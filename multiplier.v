==> flow/design.v <==
module multiplier(
    input        clk,
    input        reset_n,
    input        op_start,
    input        op_clear,
    input  [31:0] multiplier,
    input  [31:0] multiplicand,
    output reg    op_done,
    output reg [63:0] result
);
    localparam IDLE  = 2'b00;	 
    localparam CALC  = 2'b01;  
    localparam SHIFT = 2'b10;  
    localparam DONE  = 2'b11;	 
    reg [1:0] state;
    reg [63:0] p_reg; 
    reg [31:0] m_reg;  
    reg        q_0;    
    reg [5:0]  count;  
    wire [63:0] add_val;
    wire [63:0] sub_val;
    assign add_val = {m_reg, 32'b0};
    assign sub_val = { (~m_reg + 1'b1), 32'b0};  
    always @(posedge clk or negedge reset_n) begin
        if (!reset_n) begin
            state   <= IDLE;
            p_reg   <= 0;
            m_reg   <= 0;
            q_0     <= 0;
            count   <= 0;
            op_done <= 0;
            result  <= 0;
        end
        else if (op_clear) begin
            state   <= IDLE;
            p_reg   <= 0;
            m_reg   <= 0;
            q_0     <= 0;
            count   <= 0;
            op_done <= 0;
            result  <= 0;
        end
        else begin
            case (state)
                IDLE: begin
                    op_done <= 0;
                    if (op_start) begin
                        m_reg <= multiplicand;
                        p_reg <= {32'b0, multiplier};  
                        q_0   <= 0;
                        count <= 0;
                        state <= CALC;  
                    end
                end
                CALC: begin
                    case ({p_reg[0], q_0})
                        2'b01: p_reg <= p_reg + add_val;  
                        2'b10: p_reg <= p_reg + sub_val;  
                        default: p_reg <= p_reg;          
                    endcase
                    state <= SHIFT;  
                end
                SHIFT: begin
                    {p_reg, q_0} <= {p_reg[63], p_reg[63:1], p_reg[0]};
                    if (count == 31) begin
                        state <= DONE;
                    end else begin
                        count <= count + 1;
                        state <= CALC;  
                    end
                end
                DONE: begin
                    result  <= p_reg;
                    op_done <= 1;
                end
            endcase
        end
    end
endmodule
# Reports on multiplier
# What the tools print for multiplier, step after step.
# Line numbers count from 1 in the design file above.
# Operators: Yosys type, input widths -> output width; for muxes data width and select width s.
# Cell names lack the library's common part.
# Not given: --
dict set report setup {
  top_module {multiplier}
  clock_port {clk}
  lib {sky130hd}
  lib_corner {tt_025C_1v80}
}

# Word-level counts
# Counts by Yosys on the flattened word-level netlist (proc, flatten, opt, wreduce; memories kept). Register bits leave out memories and registers merged into their read ports (data or address). Print and check cells are left out. Cells with the same type and inputs are merged into one.
dict set report bits {
  regBits 170
  out_inout_bits 65
  word_cells 59
}
dict set report classes {
  add_sub_neg 4
  n_eq 10
  mux 22
  bitwise 1
  reduce_and_logical 14
}
# op n
set op_table {}
lappend op_table {{$mux 64} 4}
lappend op_table {{$pmux 64 s3} 1}
lappend op_table {{$add 64x64->64} 2}
lappend op_table {{$pmux 64 s2} 1}
lappend op_table {{$mux 32} 3}
lappend op_table {{$add 32x1->32 const B} 1}
lappend op_table {{$not 32->32} 1}
lappend op_table {{$mux 6} 3}
lappend op_table {{$pmux 6 s2} 1}
lappend op_table {{$reduce_bool 3->1} 3}
lappend op_table {{$eq 2x2->1 const B} 3}
lappend op_table {{$reduce_and 2->1} 3}
lappend op_table {{$reduce_bool 2->1} 3}
lappend op_table {{$ne 3x3->1 const B} 2}
lappend op_table {{$reduce_and 3->1} 2}
lappend op_table {{$add 6x1->6 const B} 1}
lappend op_table {{$eq 6x5->1 const B} 1}
lappend op_table {{$pmux 2 s3} 1}
lappend op_table {{$mux 2} 3}
lappend op_table {{$eq 2x1->1 const B} 2}
lappend op_table {{$ne 4x4->1 const B} 1}
lappend op_table {{$reduce_and 4->1} 1}
lappend op_table {{$reduce_bool 4->1} 1}
lappend op_table {{$pmux 1 s2} 2}
lappend op_table {{$mux 1} 3}
lappend op_table {{$ne 2x2->1 const B} 1}
lappend op_table {{$logic_not 2->1} 1}

# Longest topological paths
# Yosys ltp: most cells in a row. Word level: on the elaborated netlist, between registers, memories and ports. Mapped: between sequential cells and ports; inverters and the memories' decode and read muxes count.
dict set report depth {
  depth_word 6
  abc_area 0
  mapped_depth 17
  depth_no_buf 16
}

# Mapped cells and area
# Yosys stat after the flow's synthesis: flattened, memories mapped to cells. It holds for the ABC_AREA given above (unset counts as 0); a run with the other value may have another netlist.
# cell n
set by_type {}
lappend by_type {dfrtp_1 171}
lappend by_type {mux2i_1 64}
lappend by_type {nor2_1 148}
lappend by_type {ha_1 40}
lappend by_type {a21oi_1 80}
lappend by_type {xnor2_1 44}
lappend by_type {a22o_1 31}
lappend by_type {a22oi_1 36}
lappend by_type {a21o_1 30}
lappend by_type {clkbuf_1 49}
lappend by_type {nand2_1 49}
lappend by_type {o21ai_0 33}
lappend by_type {a221oi_1 12}
lappend by_type {nor3_1 19}
lappend by_type {and3_1 13}
lappend by_type {o31ai_1 10}
lappend by_type {nand3_1 14}
lappend by_type {xor2_1 8}
# Not listed: further types 50, cells in them 141.
dict set report mapped {
  mapped_cells 992
  area_um2 9600.5
  seq_area_um2 4305.4
  ff_cells 172
  buffers 62
}

# Timing after synthesis
# OpenSTA on the mapped netlist: ideal clock, no wires. The path of least setup slack (recovery checks aside). Input and output delay are each 20% of the period. Register names are those of the netlist, which keeps one name where synthesis merged equal registers.
dict set report synth_path {
  path_kind {flip-flop to flip-flop}
  startpoint {register m_reg[8]}
  endpoint {register p_reg[63]}
  tclk_ns 4.09
  setup_ns 0.120
  arrival_ns 4.041
  slack_ns -0.071
  delay_ns 4.161
  driving_pins 16
  n_path_buf 1
  synth_period_reached_ns 4.161
}
# "delay_ns" = arrival - input delay + setup time.
# "driving_pins" counts driving pins, that of a launching flip-flop among them; a cell with two outputs on the path counts twice.
# "synth_period_reached_ns" = period - worst setup slack (recovery checks aside). The figure is calculated, with input and output delays left at 20% of the set period.
# The rows between start and end are the longest chain of elaborated cells between them; the timing report does not say that the signal goes this way. Where chains are equally long, one stands for them.
# A line is the first line of the expression or statement that the cell stems from. Yosys adds cells for indexed reads and writes and turns some case tables into memories.
# A register here has more assigning lines than the two given.
dict set report synth_via {
  path_cell_list {dfrtp_1 > or4_4 > nor4_4 > or3b_4 > or4_4 > o41ai_1 > xnor2_1 > ha_1 > clkbuf_1 > a21o_1 > a21oi_1 > o21ai_0 > a31oi_1 > o31ai_1 > or3_1 > a31o_1}
  elab_chain_len 6
  cone_cells 7
  lines_between 6
}
# item line_no
set synth_rtl {}
lappend synth_rtl {{from (decl)} 17} ;# reg [31:0] m_reg;
lappend synth_rtl {{from (assign)} 28} ;# m_reg   <= 0;
lappend synth_rtl {{from (assign)} 48} ;# m_reg <= multiplicand;
lappend synth_rtl {{$not 32->32} 23} ;# assign sub_val = { (~m_reg + 1'b1), 32'b0};
lappend synth_rtl {{$add 32x1->32} 23}
lappend synth_rtl {{$add 64x64->64} 58} ;# 2'b10: p_reg <= p_reg + sub_val;
lappend synth_rtl {{$pmux 64 s2} 56} ;# case ({p_reg[0], q_0})
lappend synth_rtl {{$pmux 64 s3} 44} ;# case (state)
lappend synth_rtl {{$mux 64} 34} ;# else if (op_clear) begin
lappend synth_rtl {{to (assign)} 49} ;# p_reg <= {32'b0, multiplier};
lappend synth_rtl {{to (assign)} 57} ;# 2'b01: p_reg <= p_reg + add_val;
lappend synth_rtl {{to (decl)} 16} ;# reg [63:0] p_reg;

# Path in the finished layout
# From the final timing report of record 2: the path of least setup slack in the routed layout; clock arrival at registers is part of the times.
dict set report layout_path {
  path_kind {flip-flop to flip-flop}
  startpoint {register m_reg[8]}
  endpoint {register p_reg[63]}
  tclk_ns 4.55
  setup_ns 0.11
  arrival_ns 4.63
  slack_ns 0.25
  driving_pins 15
  n_path_buf 0
}
# The rows between start and end are the longest chain of elaborated cells between them; the timing report does not say that the signal goes this way. Where chains are equally long, one stands for them.
# A register here has more assigning lines than the two given.
dict set report layout_via {
  path_cell_list {dfrtp_1 > or4_4 > nor4_4 > or3b_4 > or4_4 > o41ai_1 > xnor2_1 > ha_1 > a21o_1 > a21oi_1 > o21ai_0 > a31oi_1 > o31ai_1 > or3_1 > a31o_1}
  elab_chain_len 6
  cone_cells 7
  lines_between 6
}
# item line_no
set layout_rtl {}
lappend layout_rtl {{from (decl)} 17} ;# reg [31:0] m_reg;
lappend layout_rtl {{from (assign)} 28} ;# m_reg   <= 0;
lappend layout_rtl {{from (assign)} 48} ;# m_reg <= multiplicand;
lappend layout_rtl {{$not 32->32} 23} ;# assign sub_val = { (~m_reg + 1'b1), 32'b0};
lappend layout_rtl {{$add 32x1->32} 23}
lappend layout_rtl {{$add 64x64->64} 58} ;# 2'b10: p_reg <= p_reg + sub_val;
lappend layout_rtl {{$pmux 64 s2} 56} ;# case ({p_reg[0], q_0})
lappend layout_rtl {{$pmux 64 s3} 44} ;# case (state)
lappend layout_rtl {{$mux 64} 34} ;# else if (op_clear) begin
lappend layout_rtl {{to (assign)} 49} ;# p_reg <= {32'b0, multiplier};
lappend layout_rtl {{to (assign)} 57} ;# 2'b01: p_reg <= p_reg + add_val;
lappend layout_rtl {{to (decl)} 16} ;# reg [63:0] p_reg;

; Below are 2 stored runs of the flow (Yosys, OpenROAD; platform sky130hd) on multiplier, each with its settings and what was measured, unordered. Constraints: input delay and output delay 20% of the set period each, output load 0.01 pF.
; "worstPathTime_ns" = time allowed to the worst setup path (clock period - input delay - output delay, where it has them) - its slack; a late launch clock adds to it, a late capture clock takes from it.

[record 1: settings]
period_ns = 8.34
CORE_UTILIZATION = 64
SETUP_SLACK_MARGIN = 0.28
PLACE_DENSITY = 0.86
CELL_PAD_IN_SITES_GLOBAL_PLACEMENT = 2
CELL_PAD_IN_SITES_DETAIL_PLACEMENT = 2
GPL_ROUTABILITY_DRIVEN = 1
MAX_ROUTING_LAYER = met4
CAP_MARGIN = 20
CORE_MARGIN = 2
SLEW_MARGIN = 20
[record 1: results]
outcome = unfinished; error GPL-0301 in placement

[record 2: settings]
period_ns = 4.55
CORE_UTILIZATION = 47
PLACE_DENSITY_LB_ADDON = 0.09
CORE_ASPECT_RATIO = 1.55
CELL_PAD_IN_SITES_DETAIL_PLACEMENT = 0
ABC_AREA = 0
GPL_ROUTABILITY_DRIVEN = 1
CTS_CLUSTER_SIZE = 52
CAP_MARGIN = 25
CORE_MARGIN = 2
SLEW_MARGIN = 20
[record 2: results]
synth_area_um2 = 9600.5
setup_ws_ns = 0.247
finish.stdcell_area_um2 = 11825.1
timing.setup.tns_ns = 0.000
die_um2 = 21613.0
worstPathTime_ns = 4.30
worst_path_kind = flip-flop to flip-flop
finish.utilization_pct = 58.6
